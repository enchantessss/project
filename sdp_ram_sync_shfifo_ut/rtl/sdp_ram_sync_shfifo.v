==> flow/design.v <==
parameter FIFO_WIDTH = 32;
parameter FIFO_ADDR  = 4;
parameter FIFO_DEPTH = 1 << FIFO_ADDR;
parameter FIFO_AE_THRESHOLD = 1;
parameter FIFO_AF_THRESHOLD = FIFO_DEPTH -1; 
interface my_if(input clk, input rst_n);
    logic                      fifo_wen         ;
    logic [FIFO_WIDTH-1 :0]    fifo_wdat        ;
    logic                      fifo_ren         ;
    logic [FIFO_WIDTH-1 :0]    fifo_rdat        ;
    logic                      fifo_empty       ;
    logic                      fifo_full        ;
    logic                      fifo_aempty      ;
    logic                      fifo_afull       ;
    logic [FIFO_ADDR :0]       fifo_wcnt        ;
    logic [FIFO_ADDR :0]       fifo_rcnt        ;
    logic                      fifo_wr_full_err ;
    logic                      fifo_rd_empty_err;
endinterface
module sdp_ram #(
    parameter RAM_DATA_WIDTH = 32,
    parameter RAM_ADDR_WIDTH = 3,
    parameter RAM_DEPTH = 1 << RAM_ADDR_WIDTH) 
(
    input                                     clk,
    input                                     wen,
    input       [RAM_ADDR_WIDTH-1 : 0]        waddr,
    input       [RAM_DATA_WIDTH-1 : 0]        wdat,
    input                                     ren,
    input       [RAM_ADDR_WIDTH-1 : 0]        raddr,
    output reg  [RAM_DATA_WIDTH-1 : 0]        q  
);
reg wr_en;
reg [RAM_ADDR_WIDTH-1 : 0] wr_addr;
reg [RAM_DATA_WIDTH-1 : 0] wr_data;
reg rd_en;
reg [RAM_ADDR_WIDTH-1 : 0] rd_addr;
always @(posedge clk) begin
    wr_en <= wen;
    wr_addr <= waddr;
    wr_data <= wdat;
    rd_en <= ren;
    rd_addr <= raddr;
end
reg [RAM_DATA_WIDTH-1 : 0] memory[0:RAM_DEPTH-1];
always @(posedge clk) begin
    if(wr_en) begin
        memory[wr_addr] <= wr_data;
    end
    else;
end
always @(posedge clk) begin
    if(rd_en) begin
        q <= memory[rd_addr];
    end
    else;
end
endmodule
module sdp_ram_sync_shfifo #(
    parameter FIFO_WIDTH = 32,
    parameter FIFO_ADDR  = 3,
    parameter FIFO_DEPTH = 1 << FIFO_ADDR,
    parameter FIFO_AE_THRESHOLD = 1,
    parameter FIFO_AF_THRESHOLD = FIFO_DEPTH -1,
    parameter RAM_DATA_WIDTH = FIFO_WIDTH,
    parameter RAM_ECC_WIDTH = 0,  
    parameter RAM_ADDR_WIDTH = FIFO_ADDR,
    parameter RAM_DEPTH = 1 << RAM_ADDR_WIDTH) 
(
    input                                                   clk,
    input                                                   rst_n,
    input                                                   fifo_wen,
    input      [FIFO_WIDTH - 1 : 0]                         fifo_wdat,
    input                                                   fifo_ren,
    output     [FIFO_WIDTH - 1 : 0]                         fifo_rdat,
    output                                                  fifo_empty,
    output                                                  fifo_full,
    output                                                  fifo_aempty,
    output                                                  fifo_afull,
    output reg [FIFO_ADDR :0]                               fifo_wcnt,
    output reg [FIFO_ADDR :0]                               fifo_rcnt,
    output reg                                              fifo_wr_full_err,
    output reg                                              fifo_rd_empty_err
);
reg                                                 ram_wen;
reg   [RAM_ADDR_WIDTH - 1 : 0]                      ram_waddr;
reg   [RAM_DATA_WIDTH + RAM_ECC_WIDTH -1 : 0]       ram_wdat;
reg                                                 ram_ren;
reg   [RAM_ADDR_WIDTH - 1 : 0]                      ram_raddr;
wire  [RAM_DATA_WIDTH - 1 : 0]                      ram_q; 
reg   [FIFO_WIDTH - 1 : 0]                          r0;
reg                                                 r0_vld;
reg   [FIFO_WIDTH - 1 : 0]                          r1;
reg                                                 r1_vld;
reg   [FIFO_WIDTH - 1 : 0]                          r2;
reg                                                 r2_vld;
reg   [FIFO_WIDTH - 1 : 0]                          r3;
reg                                                 r3_vld;
reg   [FIFO_WIDTH - 1 : 0]                          r4;
reg                                                 r4_vld;
reg   [RAM_DATA_WIDTH - 1 : 0]                      stdby_dat;  
reg                                                 stdby_vld;  
reg   [RAM_DATA_WIDTH - 1 : 0]                      ram_empty_wcache;
reg                                                 ram_empty_wcache_vld;
reg   [RAM_ADDR_WIDTH - 1 : 0]                      ram_rcnt;
reg   [RAM_ADDR_WIDTH - 1 : 0]                      ram_rcnt_1d;
reg   [RAM_ADDR_WIDTH - 1 : 0]                      ram_rcnt_2d;
reg                                                 ram_full;
reg                                                 ram_ren_1d;
reg                                                 ram_ren_2d;
always @(posedge clk or negedge rst_n) begin
    if(~rst_n) begin
        r0 <= 'b0;
        r0_vld <= 'b0;
    end
    else if(~r0_vld & fifo_wen) begin
        r0 <= fifo_wdat;
        r0_vld <= 1'b1;
    end
    else if(r0_vld & fifo_ren) begin
        r0 <= r1_vld ? r1 : r2_vld ? r2 : r3_vld ? r3 : r4_vld ? r4 : stdby_vld ? stdby_dat : (fifo_wen & fifo_rcnt == 'd1) ? fifo_wdat : 'b0;
        r0_vld <= r1_vld | r2_vld | r3_vld | r4_vld | stdby_vld | (fifo_wen & fifo_rcnt == 'd1);
    end
    else;
end
always @(posedge clk or negedge rst_n) begin
    if(~rst_n) begin
        r1 <= 'b0;
        r1_vld <= 'b0;
    end
    else if(r0_vld & ~r1_vld & ~fifo_ren) begin
        r1 <= r2_vld ? r2 : r3_vld ? r3 : r4_vld ? r4 : stdby_vld ? stdby_dat : (fifo_wen & fifo_rcnt == 'd1) ? fifo_wdat : 'b0;
        r1_vld <= r2_vld | r3_vld | r4_vld | stdby_vld | (fifo_wen & fifo_rcnt == 'd1);
    end
    else if(r1_vld & fifo_ren) begin
        r1 <= r2_vld ? r2 : r3_vld ? r3 : r4_vld ? r4 : stdby_vld ? stdby_dat : (fifo_wen & fifo_rcnt == 'd2 & r0_vld) ? fifo_wdat :'b0;
        r1_vld <= r2_vld | r3_vld | r4_vld | stdby_vld | (fifo_wen & fifo_rcnt == 'd2 & r0_vld);
    end
    else;
end
always @(posedge clk or negedge rst_n) begin
    if(~rst_n) begin
        r2 <= 'b0;
        r2_vld <= 'b0;
    end
    else if(r0_vld & r1_vld & ~r2_vld & ~fifo_ren) begin
        r2 <= r3_vld ? r3 : r4_vld ? r4 : stdby_vld ? stdby_dat : (fifo_wen & fifo_rcnt == 'd2) ? fifo_wdat : 'b0;
        r2_vld <= r3_vld | r4_vld | stdby_vld | (fifo_wen & fifo_rcnt == 'd2);
    end
    else if(r2_vld & fifo_ren) begin
        r2 <= r3_vld ? r3 : r4_vld ? r4 : stdby_vld ? stdby_dat : (fifo_wen & fifo_rcnt == 'd3 & r0_vld & r1_vld) ? fifo_wdat : 'b0;
        r2_vld <= r3_vld | r4_vld | stdby_vld | (fifo_wen & fifo_rcnt == 'd3 & r0_vld & r1_vld);
    end
    else;
end
always @(posedge clk or negedge rst_n) begin
    if(~rst_n) begin
        r3 <= 'b0;
        r3_vld <= 'b0;
    end
    else if(r0_vld & r1_vld & r2_vld & ~r3_vld & ~fifo_ren) begin
        r3 <= r4_vld ? r4 : stdby_vld ? stdby_dat : (fifo_wen & fifo_rcnt == 'd3) ? fifo_wdat : 'b0;
        r3_vld <= r4_vld | stdby_vld | (fifo_wen & fifo_rcnt == 'd3);
    end
    else if(r3_vld & fifo_ren) begin
        r3 <= r4_vld ? r4 : stdby_vld ? stdby_dat : (fifo_wen & fifo_rcnt == 'd4 & r0_vld & r1_vld & r2_vld) ? fifo_wdat : 'b0;
        r3_vld <= r4_vld | stdby_vld | (fifo_wen & fifo_rcnt == 'd4 & r0_vld & r1_vld & r2_vld);
    end
    else;
end
always @(posedge clk or negedge rst_n) begin
    if(~rst_n) begin
        r4 <= 'b0;
        r4_vld <= 'b0;
    end
    else if(r0_vld & r1_vld & r2_vld & r3_vld & ~r4_vld & ~fifo_ren) begin
        r4 <= stdby_vld ? stdby_dat : (fifo_wen & fifo_rcnt == 'd4) ? fifo_wdat : 'b0;
        r4_vld <= stdby_vld | (fifo_wen & fifo_rcnt == 'd4);
    end
    else if(r4_vld & fifo_ren) begin
        r4 <= stdby_vld ? stdby_dat : (fifo_wen & fifo_rcnt == 'd5 & r0_vld & r1_vld & r2_vld & r3_vld) ? fifo_wdat : 'b0;
        r4_vld <= stdby_vld | (fifo_wen & fifo_rcnt == 'd5 & r0_vld & r1_vld & r2_vld & r3_vld);
    end
    else;
end
always @(posedge clk or negedge rst_n) begin
    if(~rst_n) begin
        ram_wen <= 'b0;
        ram_waddr <= 'b0;
        ram_wdat <= 'b0;
    end
    else if(r0_vld & r1_vld & r2_vld & r3_vld & r4_vld & fifo_wen & ~fifo_ren) begin
        ram_wen <= 'b1;
        ram_waddr <= ram_waddr + ram_wen;
        ram_wdat <= fifo_wdat;
    end
    else if(ram_rcnt != 0 & fifo_wen & ~ram_full) begin
        ram_wen <= 'b1;
        ram_waddr <= ram_waddr + ram_wen;
        ram_wdat <= fifo_wdat;
    end
    else if(ram_rcnt_1d != 0 & r4_vld & fifo_wen & ~ram_full) begin  
        ram_wen <= 'b1;
        ram_waddr <= ram_waddr + ram_wen;
        ram_wdat <= fifo_wdat;
    end
    else if(ram_wen & fifo_wen & ~ram_full) begin  
        ram_wen <= 'b1;
        ram_waddr <= ram_waddr + ram_wen;
        ram_wdat <= fifo_wdat;
    end
    else begin
        ram_wen <= 'b0;
        ram_waddr <= ram_waddr + ram_wen;
        ram_wdat <= 'b0;
    end
end
always @(posedge clk or negedge rst_n) begin
    if(~rst_n) begin
        ram_rcnt <= 'b0;
        ram_rcnt_1d <= 'b0;
        ram_rcnt_2d <= 'b0;
    end
    else begin
        ram_rcnt <= ram_rcnt + ram_wen - ram_ren;
        ram_rcnt_1d <= ram_rcnt;
        ram_rcnt_2d <= ram_rcnt_1d;
    end
end
always @(posedge clk or negedge rst_n) begin
    if(~rst_n) begin
        ram_full <= 'b0;
    end
    else if(ram_rcnt == FIFO_DEPTH - 1 & ram_wen & ~ram_ren) begin
        ram_full <= 'b1;
    end
    else if(~ram_wen & ram_ren) begin
        ram_full <= 'b0;
    end
    else;
end
always @(posedge clk or negedge rst_n) begin
    if(~rst_n) begin
        ram_raddr <= 'b0;
    end
    else if(ram_ren) begin
        ram_raddr <= ram_raddr + 'b1;
    end
    else;
end
assign ram_ren = (fifo_ren | ~r4_vld | ~r3_vld | ~r2_vld | ~r1_vld | ~r0_vld) & ram_rcnt != 'b0;
always @(posedge clk or negedge rst_n) begin
    if(~rst_n) begin
        ram_ren_1d <= 'b0;
        ram_ren_2d <= 'b0;
    end
    else begin
        ram_ren_1d <= ram_ren;
        ram_ren_2d <= ram_ren_1d;
    end
end
always @(posedge clk or negedge rst_n) begin
    if(~rst_n) begin
        ram_empty_wcache <= 'b0;
        ram_empty_wcache_vld <= 'b0;
    end
    else if(ram_rcnt == 'b0 & ram_rcnt_2d == 'd1 & fifo_wen & ~ram_wen) begin  
        ram_empty_wcache <= fifo_wdat;
        ram_empty_wcache_vld <= 'b1;
    end
    else if(~r4_vld & ram_rcnt == 'b0 & stdby_vld & fifo_wen & ~ram_wen) begin  
        ram_empty_wcache <= fifo_wdat;
        ram_empty_wcache_vld <= 'b1;
    end
    else if(~r4_vld & ram_rcnt == 'b0 & ram_ren_1d & fifo_wen & ~ram_wen) begin  
        ram_empty_wcache <= fifo_wdat;
        ram_empty_wcache_vld <= 'b1;
    end
    else if(~r4_vld & ~ram_ren_2d) begin  
        ram_empty_wcache <= 'b0;
        ram_empty_wcache_vld <= 'b0;
    end
    else;
end
assign stdby_vld = ram_ren_2d | ram_empty_wcache_vld;
assign stdby_dat = ram_ren_2d ? ram_q : ram_empty_wcache;
assign fifo_rdat = r0_vld ? r0 : 'b0; 
always@(posedge clk or negedge rst_n)
begin
    if(~rst_n) begin
        fifo_rcnt <= 'b0;
    end
    else if(fifo_wen & ~fifo_ren & ~fifo_full) begin
        fifo_rcnt <= fifo_rcnt + 'b1;
    end
    else if(fifo_ren & ~fifo_wen & ~fifo_empty) begin
        fifo_rcnt <= fifo_rcnt - 'b1;
    end
    else;
end
always @(posedge clk or negedge rst_n)
begin
    if(~rst_n) begin
        fifo_wcnt <= FIFO_DEPTH;
    end
    else if(fifo_wen & ~fifo_ren & ~fifo_full) begin
        fifo_wcnt <= fifo_wcnt - 'b1;
    end
    else if(fifo_ren & ~fifo_wen & ~fifo_empty) begin
        fifo_wcnt <= fifo_wcnt + 'b1;
    end
    else;
end
assign fifo_full = fifo_rcnt == FIFO_DEPTH;
assign fifo_empty = fifo_rcnt == 'b0;
assign fifo_aempty = fifo_rcnt <= FIFO_AE_THRESHOLD;
assign fifo_afull = fifo_rcnt >= FIFO_AF_THRESHOLD;
always @(posedge clk or negedge rst_n) begin
    if(~rst_n) begin
        fifo_wr_full_err <= 'b0;
    end
    else if(fifo_full & fifo_wen) begin
        fifo_wr_full_err <= 'b1;
    end
    else;
end
always @(posedge clk or negedge rst_n) begin
    if(~rst_n) begin
        fifo_rd_empty_err <= 'b0;
    end
    else if(fifo_empty & fifo_ren) begin
        fifo_rd_empty_err <= 'b1;
    end
    else;
end
sdp_ram #(
    .RAM_DATA_WIDTH(RAM_DATA_WIDTH),
    .RAM_ADDR_WIDTH(RAM_ADDR_WIDTH)) sdp_ram_inst0 
(
    .clk    (clk),
    .wen    (ram_wen),
    .waddr  (ram_waddr),
    .wdat   (ram_wdat),
    .ren    (ram_ren),
    .raddr  (ram_raddr),
    .q      (ram_q)
);
endmodule
Step by step through the tools: sdp_ram_sync_shfifo
Tool output for the design above, in the order of the flow.
Line numbers count from 1 in the design file above.
Library cell names are shortened.
{ "design": {"design": "sdp_ram_sync_shfifo", "clock": "clk", "library": "sky130hd", "lib_corner": "tt_025C_1v80"} }

After elaboration
Counts by Yosys on the flattened word-level netlist (proc, flatten, opt, wreduce; memories kept). Register bits leave out memories and registers merged into their read ports (data or address). Print and check cells are left out. Cells with the same type and inputs are merged into one.
Yosys's memory passes give these memory sizes; they may raise the number of words (mostly to a power of two), join words into wider ones and drop unused or constant bits.
{ "word_totals": {"inputBits": 36, "mem_bits_rw": 512, "clocked_rd_ports_x_width": 32, "out_inout_bits": 48, "memories": 1, "register_bits": 308} }
{ "classes": {"cmp": 2, "logic": 101, "equal": 8, "n_reduce_logical": 12, "addsub": 8, "n_mux": 76} }
{ "memory_table": {"columns": ["memory", "size", "word_bits", "read_ports", "wr", "line", "text"], "rows": [
  ["sdp_ram_inst0.memory", 16, 32, 1, 1, 45, "reg [RAM_DATA_WIDTH-1 : 0] memory[0:RAM_DEPTH-1];"]
]} }
{ "ops": {"columns": ["op", "count"], "rows": [
  ["32-bit 2-to-1 mux", 50],
  ["1-bit AND", 63],
  ["1-bit bitwise OR", 25],
  ["1-bit 2-to-1 mux", 21],
  ["5-bit 2-to-1 mux", 4],
  ["2-bit nonzero test", 7],
  ["1-bit inverter", 13],
  ["4-bit nonzero test", 3],
  ["5-bit by 1-bit adder with 5-bit output with constant B", 2],
  ["5-bit by 1-bit subtractor with 5-bit output with constant B", 2],
  ["5-bit by 2-bit == test with 1-bit output with constant B", 2],
  ["5-bit by 3-bit == test with 1-bit output with constant B", 2],
  ["4-bit by 1-bit adder with 4-bit output", 2],
  ["5-bit by 1-bit less-or-equal comparator with 1-bit output with constant B", 1],
  ["5-bit by 1-bit == test with 1-bit output with constant B", 1],
  ["5-bit by 4-bit greater-or-equal comparator with 1-bit output with constant B", 1],
  ["5-bit == test with constant B", 1],
  ["5-bit logical NOT", 1],
  ["4-bit by 1-bit subtractor with 4-bit output", 1],
  ["4-bit by 1-bit adder with 4-bit output with constant B", 1],
  ["4-bit by 1-bit == test with 1-bit output with constant B", 1],
  ["4-bit == test with constant B", 1],
  ["4-bit logical NOT", 1],
  ["4-bit 2-to-1 mux", 1]
]} }

Logic depth
Longest topological path by Yosys (ltp), each cell counted once; first at word level (registers and memories cut), then after technology mapping (sequential cells cut; the memories' decode and read muxes count).
{ "logic_depth": {"ltp_word": 10, "ABC_AREA": 0, "mapped_depth": 10, "depth_no_buf": 10} }

After synthesis
Yosys stat after the flow's synthesis: flattened, memories mapped to cells. It holds for the ABC_AREA given above (unset counts as 0); a run with the other value may have another netlist.
{ "by_type": {"columns": ["type", "count", "type_area_um2"], "rows": [
  ["edfxtp_1", 544, 1.63E+04],
  ["dfrtp_1", 265, 6631.36],
  ["mux4_2", 160, 3.6E+03],
  ["o21ai_0", 211, 1.06E+03],
  ["dfxtp_1", 42, 840.806],
  ["nand2_1", 192, 720.691],
  ["a31oi_1", 93, 581.808],
  ["nor2_1", 144, 540.518],
  ["clkbuf_1", 125, 469.2],
  ["and2_1", 71, 444.176],
  ["o211ai_1", 57, 427.91],
  ["a22oi_1", 53, 397.882],
  ["a22o_1", 39, 341.578],
  ["a221oi_1", 32, 280.269],
  ["nand3_1", 53, 265.254],
  ["o22a_1", 29, 253.994],
  ["ha_1", 18, 225.216],
  ["nor2b_1", 31, 193.936]
]} }
Not listed: further types 51, cells in them 325.
{ "synth_totals": {"seqArea_um2": 23834.1, "ff_cells": 852, "synth_area_um2": 35875.7, "buffers": 178, "cell_count": 2484} }
The figures by module come from a second, unflattened synthesis with its own total; it is not the netlist above.
{ "hier_totals": {"cells_unflattened": 2572, "area_unflattened_um2": 36173.4} }
Rows give one instance, submodules left out.
{ "modules": {"columns": ["mod", "instances", "area_um2", "mod_seq_area_um2", "n_cells"], "rows": [
  ["sdp_ram", 1, 20996.4, 17176.5, 880],
  ["sdp_ram_sync_shfifo", 1, 15177.1, 6657.6, 1692]
]} }

Path before layout
Path of least setup slack by OpenSTA after synthesis, without wires, with an ideal clock, recovery checks aside; 20% of the period is set as input and as output delay. Where synthesis merged equal registers, the netlist keeps one of their names.
{ "synth_timing": {"path_kind": "register to register", "start": "register sdp_ram_inst0.wr_en", "end": "memory sdp_ram_inst0.memory[0][0]", "t_arrival_ns": 3.042, "setup_time_ns": 0.461, "setup_slack_ns": 1.677, "stages": 3, "n_path_buf": 0, "path_delay_ns": 3.503, "t_required_ns": 4.719, "clock_period_ns": 5.18, "period_less_setup_slack_ns": 3.503} }
"path_delay_ns" is the arrival time less input delay plus setup time.
"stages": output pins that drive a net of the path, with the launching flip-flop's if there is one; two outputs of one cell count as two.
"period_less_setup_slack_ns" is the clock period less the worst setup slack; recovery checks do not enter. This is arithmetic on one report: input and output delays are still those of the set period (20% each).
Between the ends stands the longest chain of elaborated cells between them, by number of cells; it is not shown to be the way that was timed. Of several equally long chains one is given.
A line is the first line of the expression or statement that the cell stems from. Yosys adds cells for indexed reads and writes and turns some case tables into memories.
Only ways into the end's enable, where the timed path ends, are counted here.
{ "synth_between": {"cell_sequence": "dfxtp_1 or3b_2 nor3_1", "elab_chain_len": 1} }
{ "synth_lines": {"columns": ["element", "line", "text"], "rows": [
  ["start, declared", 33, "reg wr_en;"],
  ["start, assigned", 39, "wr_en <= wen;"],
  ["4-bit 2-to-1 mux", 47, "if(wr_en) begin"],
  ["end, declared", 45, "reg [RAM_DATA_WIDTH-1 : 0] memory[0:RAM_DEPTH-1];"]
]} }

Path in the finished layout
From the final timing report of flow run A: the path of least setup slack in the routed layout; clock arrival at registers is part of the times.
{ "layout_timing": {"path_kind": "register to output", "start": "register fifo_rcnt[0]", "end": "output fifo_afull", "output_delay_ns": 0.46, "clock_period_ns": 2.31, "t_required_ns": 1.85, "stages": 8, "t_arrival_ns": 1.99, "n_path_buf": 2, "setup_slack_ns": -0.14} }
Between the ends stands the longest chain of elaborated cells between them, by number of cells; it is not shown to be the way that was timed. Of several equally long chains one is given.
At most two assigning lines are given for a register; there are more.
{ "layout_between": {"cell_sequence": "dfrtp_1 buf_6 ha_2 and3_1 ha_2 nor2_2 nand2_1 buf_2", "elab_chain_len": 1} }
{ "layout_lines": {"columns": ["element", "line", "text"], "rows": [
  ["start, declared", 81, "output reg [FIFO_ADDR :0]                               fifo_rcnt,"],
  ["start, assigned", 294, "fifo_rcnt <= fifo_rcnt + 'b1;"],
  ["start, assigned", 297, "fifo_rcnt <= fifo_rcnt - 'b1;"],
  ["5-bit by 4-bit greater-or-equal comparator with 1-bit output", 317, "assign fifo_afull = fifo_rcnt >= FIFO_AF_THRESHOLD;"],
  ["end, declared", 79, "output                                                  fifo_afull,"]
]} }

Design sdp_ram_sync_shfifo on sky130hd. What follows are 2 stored runs of the flow, each under its own settings; their order means nothing. The constraints put input and output delay at 20% of the set period each and load the outputs with 0.01 pF.
By "achieved clock period (ns)" is meant the clock period of the run minus its worst setup slack. This is arithmetic on one report: input and output delays are still those of the set period (20% each).
"worst setup path time (ns)" is the time allowed to the run's worst setup path (the clock period less input and output delay, where it has them) less its slack. Clock arrival times count: a late capture clock shortens it, a late launch clock lengthens it.
By "finish__power__total" is meant OpenSTA's value without simulated activity: inputs other than the clock are taken to toggle once in ten clock periods, and the tool carries that through the logic.

settings of flow run A
{
  "period_ns": 2.31,
  "CORE_UTILIZATION": 42,
  "SETUP_SLACK_MARGIN": -0.2,
  "PLACE_DENSITY_LB_ADDON": 0.28,
  "CORE_ASPECT_RATIO": 1.02,
  "TNS_END_PERCENT": 20,
  "GPL_ROUTABILITY_DRIVEN": 0,
  "CTS_CLUSTER_DIAMETER": 140,
  "MIN_ROUTING_LAYER": "met1",
  "CAP_MARGIN": 20,
  "CORE_MARGIN": 2,
  "SLEW_MARGIN": 20
}
report of flow run A
yosys chip area after synthesis (um^2): 35875.7
finish__design__die__area: 87772.0
finish__design__instance__area__stdcell: 42968.7
finish__design__instance__utilization: 0.5063
finish__timing__setup__ws: -0.138
finish__timing__hold__ws: 0.323
finish__power__total: 5.469e-02
achieved clock period (ns): 2.448
worst setup path time (ns): 1.99
worst setup path kind: register to output

settings of flow run B
{
  "period_ns": 4.09,
  "SETUP_SLACK_MARGIN": 1.06,
  "CAP_MARGIN": 20,
  "CORE_MARGIN": 2,
  "CORE_UTILIZATION": 40,
  "SLEW_MARGIN": 20
}
report of flow run B
yosys chip area after synthesis (um^2): 35875.7
finish__design__die__area: 92100.1
finish__design__instance__area__stdcell: 41359.7
finish__design__instance__utilization: 0.4666
finish__timing__setup__ws: 1.169
finish__timing__hold__ws: 0.163
finish__power__total: 2.978e-02
achieved clock period (ns): 2.921
worst setup path time (ns): 2.10
worst setup path kind: register to output
